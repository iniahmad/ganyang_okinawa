==> flow/design.v <==
module compare_8float (
    input wire [15:0] data, x1, x2, x3, x4, x5, x6, x7, x8,  
    input wire [15:0] m1, m2, m3, m4, m5, m6, m7, m8, m9,
    input wire [15:0] c1, c2, c3, c4, c5, c6, c7, c8, c9,
    input wire clk,
    input wire reset,
    output reg [15:0] m, c
);
    reg [7:0] flag;
    wire data_sign = data[15];
    wire [14:0] data_mag = data[14:0];
    wire x1_sign = x1[15];
    wire [14:0] x1_mag = x1[14:0];
    wire x2_sign = x2[15];
    wire [14:0] x2_mag = x2[14:0];
    wire x3_sign = x3[15];
    wire [14:0] x3_mag = x3[14:0];
    wire x4_sign = x4[15];
    wire [14:0] x4_mag = x4[14:0];
    wire x5_sign = x5[15];
    wire [14:0] x5_mag = x5[14:0];
    wire x6_sign = x6[15];
    wire [14:0] x6_mag = x6[14:0];
    wire x7_sign = x7[15];
    wire [14:0] x7_mag = x7[14:0];
    wire x8_sign = x8[15];
    wire [14:0] x8_mag = x8[14:0];
    function compare_sign_mag;
        input sign_a, sign_b;
        input [14:0] mag_a, mag_b;
        begin
            if (sign_a != sign_b) begin
                compare_sign_mag = (sign_a > sign_b);   
            end else begin
                if (sign_a == 1'b1) begin
                    compare_sign_mag = (mag_a > mag_b);
                end else begin
                    compare_sign_mag = (mag_a < mag_b);
                end
            end
        end
    endfunction
    always @(posedge clk or posedge reset) begin
        if (reset) begin
            flag <= 8'b0;
        end else begin
            flag[0] <= compare_sign_mag(data_sign, x1_sign, data_mag, x1_mag);  
            flag[1] <= compare_sign_mag(data_sign, x2_sign, data_mag, x2_mag);  
            flag[2] <= compare_sign_mag(data_sign, x3_sign, data_mag, x3_mag);  
            flag[3] <= compare_sign_mag(data_sign, x4_sign, data_mag, x4_mag);  
            flag[4] <= compare_sign_mag(data_sign, x5_sign, data_mag, x5_mag);  
            flag[5] <= compare_sign_mag(data_sign, x6_sign, data_mag, x6_mag);  
            flag[6] <= compare_sign_mag(data_sign, x7_sign, data_mag, x7_mag);  
            flag[7] <= compare_sign_mag(data_sign, x8_sign, data_mag, x8_mag);  
        end
    end
    always @(posedge clk or posedge reset) begin
        if (reset) begin
            m <= 16'h0000;
            c <= 16'h0000;
        end else begin
            if (flag[3]) begin
                if (flag[1]) begin
                    if (flag[0]) begin
                        m <= m1;
                        c <= c1;
                    end else begin
                        m <= m2;
                        c <= c2;
                    end
                end else begin
                    if (flag[2]) begin
                        m <= m3;
                        c <= c3;
                    end else begin
                        m <= m4;
                        c <= c4;
                    end
                end
            end else begin
                if (flag[5]) begin
                    if(flag[4]) begin
                        m <= m5;
                        c <= c5;
                    end else begin
                        m <= m6;
                        c <= c6;
                    end
                end else begin
                    if(flag[6]) begin
                        m <= m7;
                        c <= c7;
                    end else begin
                        if (flag[7]) begin
                            m <= m8;
                            c <= c8;
                        end else begin
                            m <= m9;
                            c <= c9;
                        end
                    end
                end
            end
        end
    end
endmodule
module fixed_point_add #(parameter BITSIZE = 16) (
    input [BITSIZE-1:0] A,   
    input [BITSIZE-1:0] B,   
    output [BITSIZE-1:0] C   
);
    wire sign_A = A[BITSIZE-1];          
    wire sign_B = B[BITSIZE-1];          
    wire [BITSIZE-2:0] value_A = A[BITSIZE-2:0];  
    wire [BITSIZE-2:0] value_B = B[BITSIZE-2:0];  
    wire [BITSIZE-1:0] sum;
    wire result_sign;
    wire [BITSIZE-2:0] result_value;
    assign sum = (sign_A == sign_B) ? (value_A + value_B) : 
                 (value_A > value_B ? (value_A - value_B) : (value_B - value_A));
    assign result_sign = (sign_A == sign_B) ? sign_A : (value_A > value_B ? sign_A : sign_B);
    wire overflow = (sign_A == sign_B) && ((sum[BITSIZE-1]));
    assign result_value = overflow ? {BITSIZE-1{1'b1}} : sum[BITSIZE-2:0];
    assign C = {result_sign, result_value};
endmodule
module fixed_point_multiply #(parameter BITSIZE = 16, parameter FRAC = 11 ) (
    input  [BITSIZE-1:0] A,   
    input  [BITSIZE-1:0] B,   
    output [BITSIZE-1:0] C    
);
    wire sign_A = A[BITSIZE-1];
    wire sign_B = B[BITSIZE-1];
    wire [BITSIZE-2:0] mag_A = A[BITSIZE-2:0];
    wire [BITSIZE-2:0] mag_B = B[BITSIZE-2:0];
    wire [(2*BITSIZE)-3:0] product_unsigned = mag_A * mag_B;
    wire [BITSIZE-2:0] normalized_product = product_unsigned[25:11];
    wire result_sign = sign_A ^ sign_B;  
    wire [6:0] overflow = 7'b1111111 & product_unsigned[(2*BITSIZE)-3:26];
    assign C = overflow ? {result_sign, 15'b111_1111_1111_1111} : {result_sign, normalized_product[BITSIZE-2:0]};  
endmodule
module softplus_8slice_piped
(
    input wire  [15:0] data_in,
    output wire [15:0] data_out,
    input clk,
    input reset
);
    reg [15:0] m1 = 16'b0000000000001010;
    reg [15:0] m2 = 16'b0000000001100011;
    reg [15:0] m3 = 16'b0000000100111000;
    reg [15:0] m4 = 16'b0000001001111110;
    reg [15:0] m5 = 16'b0000001111111111;
    reg [15:0] m6 = 16'b0000010110000001;
    reg [15:0] m7 = 16'b0000001110001110;
    reg [15:0] m8 = 16'b0000000110101001;
    reg [15:0] m9 = 16'b0000011111110101;
    reg [15:0] c1 = 16'b0000000001010000;
    reg [15:0] c2 = 16'b0000000110101010;
    reg [15:0] c3 = 16'b0000001110001111;
    reg [15:0] c4 = 16'b0000010100011100;
    reg [15:0] c5 = 16'b0000010110110001;
    reg [15:0] c6 = 16'b0000010100011100;
    reg [15:0] c7 = 16'b0000101010100111;
    reg [15:0] c8 = 16'b0000110001111011;
    reg [15:0] c9 = 16'b0000000001010001;
    reg [15:0] x1 = 16'b1001111100000000;
    reg [15:0] x2 = 16'b1001001000101001;
    reg [15:0] x3 = 16'b1000100110111111;
    reg [15:0] x4 = 16'b1000001100011011;
    reg [15:0] x5 = 16'b0000001100010100;
    reg [15:0] x6 = 16'b0000100111000101;
    reg [15:0] x7 = 16'b0001001000110101;
    reg [15:0] x8 = 16'b0001111011111000;
    reg [15:0] data_in_stage1, data_in_stage2;
    reg [15:0] m_out_stage1, c_out_stage1;
    reg [15:0] out_mul_stage2, c_out_stage2;
    wire [15:0] m_out, c_out;
    compare_8float custom_mux
    (
        .data  (data_in),
        .x1    (x1),
        .x2    (x2),
        .x3    (x3),
        .x4    (x4),
        .x5    (x5),
        .x6    (x6),
        .x7    (x7),
        .x8    (x8),
        .m1    (m1),
        .m2    (m2),
        .m3    (m3),
        .m4    (m4),
        .m5    (m5),
        .m6    (m6),
        .m7    (m7),
        .m8    (m8),
        .m9    (m9),
        .c1    (c1),
        .c2    (c2),
        .c3    (c3),
        .c4    (c4),
        .c5    (c5),
        .c6    (c6),
        .c7    (c7),
        .c8    (c8),
        .c9    (c9),
        .clk   (clk),
        .reset (reset),
        .m     (m_out),
        .c     (c_out)
    );
    always @(posedge clk or posedge reset) begin
        if (reset) begin
            data_in_stage1 <= 16'b0;
            m_out_stage1 <= 16'b0;
            c_out_stage1 <= 16'b0;
        end else begin
            data_in_stage1 <= data_in;
            m_out_stage1 <= m_out;
            c_out_stage1 <= c_out;
        end
    end
    wire [15:0] out_mul;
    fixed_point_multiply custom_mul
    (
        .A (data_in_stage1),
        .B (m_out_stage1),
        .C (out_mul)
    );
    always @(posedge clk or posedge reset) begin
        if (reset) begin
            data_in_stage2 <= 16'b0;
            out_mul_stage2 <= 16'b0;
            c_out_stage2 <= 16'b0;
        end else begin
            data_in_stage2 <= data_in_stage1;
            out_mul_stage2 <= out_mul;
            c_out_stage2 <= c_out_stage1;
        end
    end
    fixed_point_add custom_add
    (
        .A (out_mul_stage2),
        .B (c_out_stage2),
        .C (data_out)
    );
endmodule
---- Tool chain data of softplus_8slice_piped ----
What the tools print for softplus_8slice_piped, step after step.
Line numbers count from 1 in the design file above.
Operators carry their Yosys type and port widths (W data, S select, Z words).
Cell names lack the library's common part.
The mark n/a stands for no value.
inputs
  design top .............................. softplus_8slice_piped
  clock input ............................. clk
  library ................................. sky130hd
  timing corner ........................... tt_025C_1v80

---- Elaborated design ----
Source: Yosys, flattened and elaborated, memories not mapped. Widths are those after wreduce; folded enables and synchronous resets count as part of the registers. Registers that Yosys merges into a memory's read port (data or address) are not register bits. Print and check cells do not count. Equal cells are merged and count once.
cells by class
  add/subtract/negate cells ............... 3
  multipliers ............................. 1
  $lt $le $gt $ge ......................... 11
  equal/unequal tests ..................... 1
  muxes and demuxes ....................... 30
  bitwise gates (word level) .............. 1
  reduce/logical cells .................... 2
operators by type and width
  cell                    count
  $mul A15 B15 Y30        1
  $mux W16                10
  $mux W11                3
  $sub A15 B15 Y16        2
  $gt A15 B13 Y1 const B  2
  $lt A15 B13 Y1 const B  2
  $mux W15                2
  $add A15 B15 Y16        1
  $gt A15 B10 Y1 const B  1
  $lt A15 B10 Y1 const B  1
  $gt A15 B12 Y1 const B  1
  $lt A15 B12 Y1 const B  1
  $gt A15 B15 Y1          1
  $mux W12                1
  $mux W10                1
  $mux W1                 10
  $mux W9                 1
  $mux W8                 1
  $reduce_bool A7 Y1      1
  $mux W7                 1
  $gt A1 B1 Y1 const B    2
  $eq A1 B1 Y1            1
  $xor A1 B1 Y1           1
  $logic_and A1 B1 Y1     1
word-level totals
  register bits ........................... 120
  input port bits ......................... 18
  elaborated cells ........................ 57

---- Longest topological paths ----
Longest topological path by Yosys (ltp), each cell counted once; first at word level (registers and memories cut), then after technology mapping (sequential cells cut; the memories' decode and read muxes count).
depth
  depth in word-level cells ............... 5
  ABC_AREA ................................ 1
  depth in mapped cells ................... 29

---- Mapped cells and area ----
The flow's flattened synthesis, as Yosys stat reports it; memories are mapped. The netlist is that of the ABC_AREA named above (0 if unset); the other value can give another one.
synthesis totals
  standard cells after synthesis .......... 1688
  synthesis area .......................... 12240.5 um^2
  area of sequential cells ................ 2402.3 um^2
  flip-flops .............................. 96
cells by type
  cell type  count  total area (um^2)
  dfrtp_1    96     2.4E+03
  fa_1       119    2.38E+03
  nand2_1    475    1782.96
  ha_1       131    1.64E+03
  inv_1      434    1.63E+03
  nor2_1     88     330.317
  nand3_1    63     315.302
  a21oi_1    50     250.24
  xor2_1     25     218.96
  nand4_1    29     181.424
  o21ai_0    34     170.163
  nand2_2    26     162.656
  clkbuf_1   27     101.347
  nor3_1     18     90.086
  buf_4      6      45.043
  buf_6      4      45.043
  nand3b_1   6      45.043
  o21bai_1   5      37.536
Other cell types: 28; their cells: 52.

---- Worst setup path after synthesis ----
Path of least setup slack by OpenSTA after synthesis, without wires, with an ideal clock, recovery checks aside; 20% of the period is set as input and as output delay. Where synthesis merged equal registers, the netlist keeps one of their names.
timing after synthesis
  path type ............................... register -> register
  from .................................... register m_out_stage1[5]
  to ...................................... register out_mul_stage2[4]
  period .................................. 7.63 ns
  launch time at the first pin ............ 0.000 ns
  arrival ................................. 5.366 ns
  setup slack ............................. 2.144 ns
  path delay .............................. 5.485 ns
  driving pins on the path ................ 28
  buffers on the path ..................... 2
  synthesis period reached ................ 5.486 ns
"path delay" is the arrival time less input delay plus setup time.
"driving pins on the path": output pins that drive a net of the path, with the launching flip-flop's if there is one; two outputs of one cell count as two.
"synthesis period reached" is the clock period less the worst setup slack; recovery checks do not enter. This is arithmetic on one report: input and output delays are still those of the set period (20% each).
The rows between start and end are the longest chain of elaborated cells between them; the timing report does not say that the signal goes this way. Where chains are equally long, one stands for them.
Each line given opens the expression or statement behind the cell; cells for indexed reads and writes are added by Yosys, which also makes memories of some case tables.
on the way, after synthesis
  cells stage by stage .................... dfrtp_1 clkbuf_1 nand2_1 inv_1 fa_1 inv_1 fa_1 inv_1 fa_1 fa_1 fa_1 inv_1 fa_1 inv_1 ha_1 nand2_2 inv_1 nand2_1 nand2_1 nand2_1 nand2_1 a21oi_1 nand2_1 nand2_1 nand2_2 nor2_4 buf_12 nand2_2
  cells in the longest elaborated chain ... 3
  elaborated cells on any way between the ends .. 3
  classes of those cells .................. mul (1); mux (1); reduce/logical (1)
ends and longest elaborated chain, after synthesis
  item                line  RTL
  from (decl)         175   reg [15:0] m_out_stage1, c_out_stage1;
  from (assign)       215   m_out_stage1 <= 16'b0;
  from (assign)       219   m_out_stage1 <= m_out;
  $mul A15 B15 Y30    135
  $reduce_bool A7 Y1  139
  $mux W15            139
  to (assign)         233   out_mul_stage2 <= 16'b0;
  to (assign)         237   out_mul_stage2 <= out_mul;
  to (decl)           176   reg [15:0] out_mul_stage2, c_out_stage2;

---- Path in the finished layout ----
Path of least setup slack in the final report of run 1 (OpenROAD, finished layout, wires in). Where an end is a register, its clock arrival counts in the times.
timing after layout
  path type ............................... register -> register
  from .................................... register m_out_stage1[0]
  to ...................................... register out_mul_stage2[1]
  period .................................. 5.73 ns
  launch time at the first pin ............ 0.34 ns
  arrival ................................. 5.74 ns
  setup slack ............................. 0.24 ns
  driving pins on the path ................ 28
  buffers on the path ..................... 3
The rows between start and end are the longest chain of elaborated cells between them; the timing report does not say that the signal goes this way. Where chains are equally long, one stands for them.
on the way, after layout
  cells stage by stage .................... dfrtp_2 buf_6 nand2_2 inv_2 fa_1 inv_2 fa_1 inv_2 fa_1 fa_1 fa_1 inv_2 fa_1 inv_2 ha_4 nand2_2 nand2_2 nand2_2 nand2_2 nand2_2 nand2_2 a21oi_2 buf_4 nand3_2 nand2_2 nor2_4 buf_12 nand2_1
  cells in the longest elaborated chain ... 3
  elaborated cells on any way between the ends .. 3
  classes of those cells .................. mul (1); mux (1); reduce/logical (1)
ends and longest elaborated chain, after layout
  item                line  RTL
  from (decl)         175   reg [15:0] m_out_stage1, c_out_stage1;
  from (assign)       215   m_out_stage1 <= 16'b0;
  from (assign)       219   m_out_stage1 <= m_out;
  $mul A15 B15 Y30    135
  $reduce_bool A7 Y1  139
  $mux W15            139
  to (assign)         233   out_mul_stage2 <= 16'b0;
  to (assign)         237   out_mul_stage2 <= out_mul;
  to (decl)           176   reg [15:0] out_mul_stage2, c_out_stage2;

==> results <==
2 stored runs of softplus_8slice_piped in the flow (synthesis by Yosys, layout by OpenROAD, sky130hd cells), in arbitrary order. Constraints: input delay and output delay 20% of the set period each, output load 0.01 pF.
"achieved clock period (ns)" is the run's clock period less its worst setup slack. It is reckoned from that one timing run; input and output delays stay at 20% of the period that was set.
"worst setup path time (ns)" = time allowed to the worst setup path (clock period - input delay - output delay, where it has them) - its slack; a late launch clock adds to it, a late capture clock takes from it.

Flow files of run 1
==> flow/run.sh <==
#!/bin/bash
# the make line also repeats the synthesis and layout settings of config.mk as NAME=value (left out here)
make -C /OpenROAD-flow-scripts/flow DESIGN_CONFIG=/design/flow/config.mk WORK_HOME=/design/flow/orfs CLKGATE_MAP_FILE= finish
==> flow/config.mk <==
export PLATFORM = sky130hd
export DESIGN_NAME = softplus_8slice_piped
export DESIGN_NICKNAME = softplus_8slice_piped
export VERILOG_FILES = /design/flow/design.v
export SDC_FILE = /design/flow/constraint.sdc
export NUM_CORES = 4
export LEC_CHECK = 0
export ABC_AREA = 1
export CAP_MARGIN = 20
export CELL_PAD_IN_SITES_GLOBAL_PLACEMENT = 2
export CORE_MARGIN = 2
export CORE_UTILIZATION = 42
export CTS_CLUSTER_SIZE = 68
export GPL_ROUTABILITY_DRIVEN = 1
export MAX_ROUTING_LAYER = met5
export PLACE_DENSITY_LB_ADDON = 0.17
export SETUP_SLACK_MARGIN = 0.92
export SLEW_MARGIN = 20
export TNS_END_PERCENT = 5
==> flow/constraint.sdc <==
create_clock -name core_clock -period 5.73 [get_ports {clk}]
set_input_delay 1.1460 -clock core_clock [delete_from_list [all_inputs] [get_ports {clk}]]
set_output_delay 1.1460 -clock core_clock [all_outputs]
set_load 0.01 [all_outputs]

report of run 1
yosys chip area after synthesis (um^2): 12240.5
finish__design__die__area: 30525.3
finish__design__instance__area__stdcell: 13845.8
finish__design__instance__utilization: 0.4824
finish__timing__setup__ws: 0.237
finish__timing__setup__tns: 0.000
finish__timing__hold__ws: 0.339
achieved clock period (ns): 5.493
worst setup path time (ns): 5.49
worst setup path kind: register -> register

Flow files of run 2
==> flow/run.sh <==
#!/bin/bash
# the make line also repeats the synthesis and layout settings of config.mk as NAME=value (left out here)
make -C /OpenROAD-flow-scripts/flow DESIGN_CONFIG=/design/flow/config.mk WORK_HOME=/design/flow/orfs CLKGATE_MAP_FILE= finish
==> flow/config.mk <==
export PLATFORM = sky130hd
export DESIGN_NAME = softplus_8slice_piped
export DESIGN_NICKNAME = softplus_8slice_piped
export VERILOG_FILES = /design/flow/design.v
export SDC_FILE = /design/flow/constraint.sdc
export NUM_CORES = 4
export LEC_CHECK = 0
export ABC_AREA = 1
export CAP_MARGIN = 20
export CORE_ASPECT_RATIO = 0.68
export CORE_MARGIN = 2
export CORE_UTILIZATION = 20
export CTS_CLUSTER_DIAMETER = 151
export GPL_ROUTABILITY_DRIVEN = 0
export GPL_TIMING_DRIVEN = 0
export MIN_ROUTING_LAYER = met2
export PLACE_DENSITY = 0.37
export SETUP_SLACK_MARGIN = 1.11
export SLEW_MARGIN = 20
export TNS_END_PERCENT = 50
==> flow/constraint.sdc <==
create_clock -name core_clock -period 9.83 [get_ports {clk}]
set_input_delay 1.9660 -clock core_clock [delete_from_list [all_inputs] [get_ports {clk}]]
set_output_delay 1.9660 -clock core_clock [all_outputs]
set_load 0.01 [all_outputs]

report of run 2
yosys chip area after synthesis (um^2): 12240.5
finish__design__die__area: 63234.6
finish__design__instance__area__stdcell: 13910.8
finish__design__instance__utilization: 0.2308
finish__timing__setup__ws: 3.152
finish__timing__setup__tns: 0.000
finish__timing__hold__ws: 0.348
achieved clock period (ns): 6.678
worst setup path time (ns): 6.68
worst setup path kind: register -> register
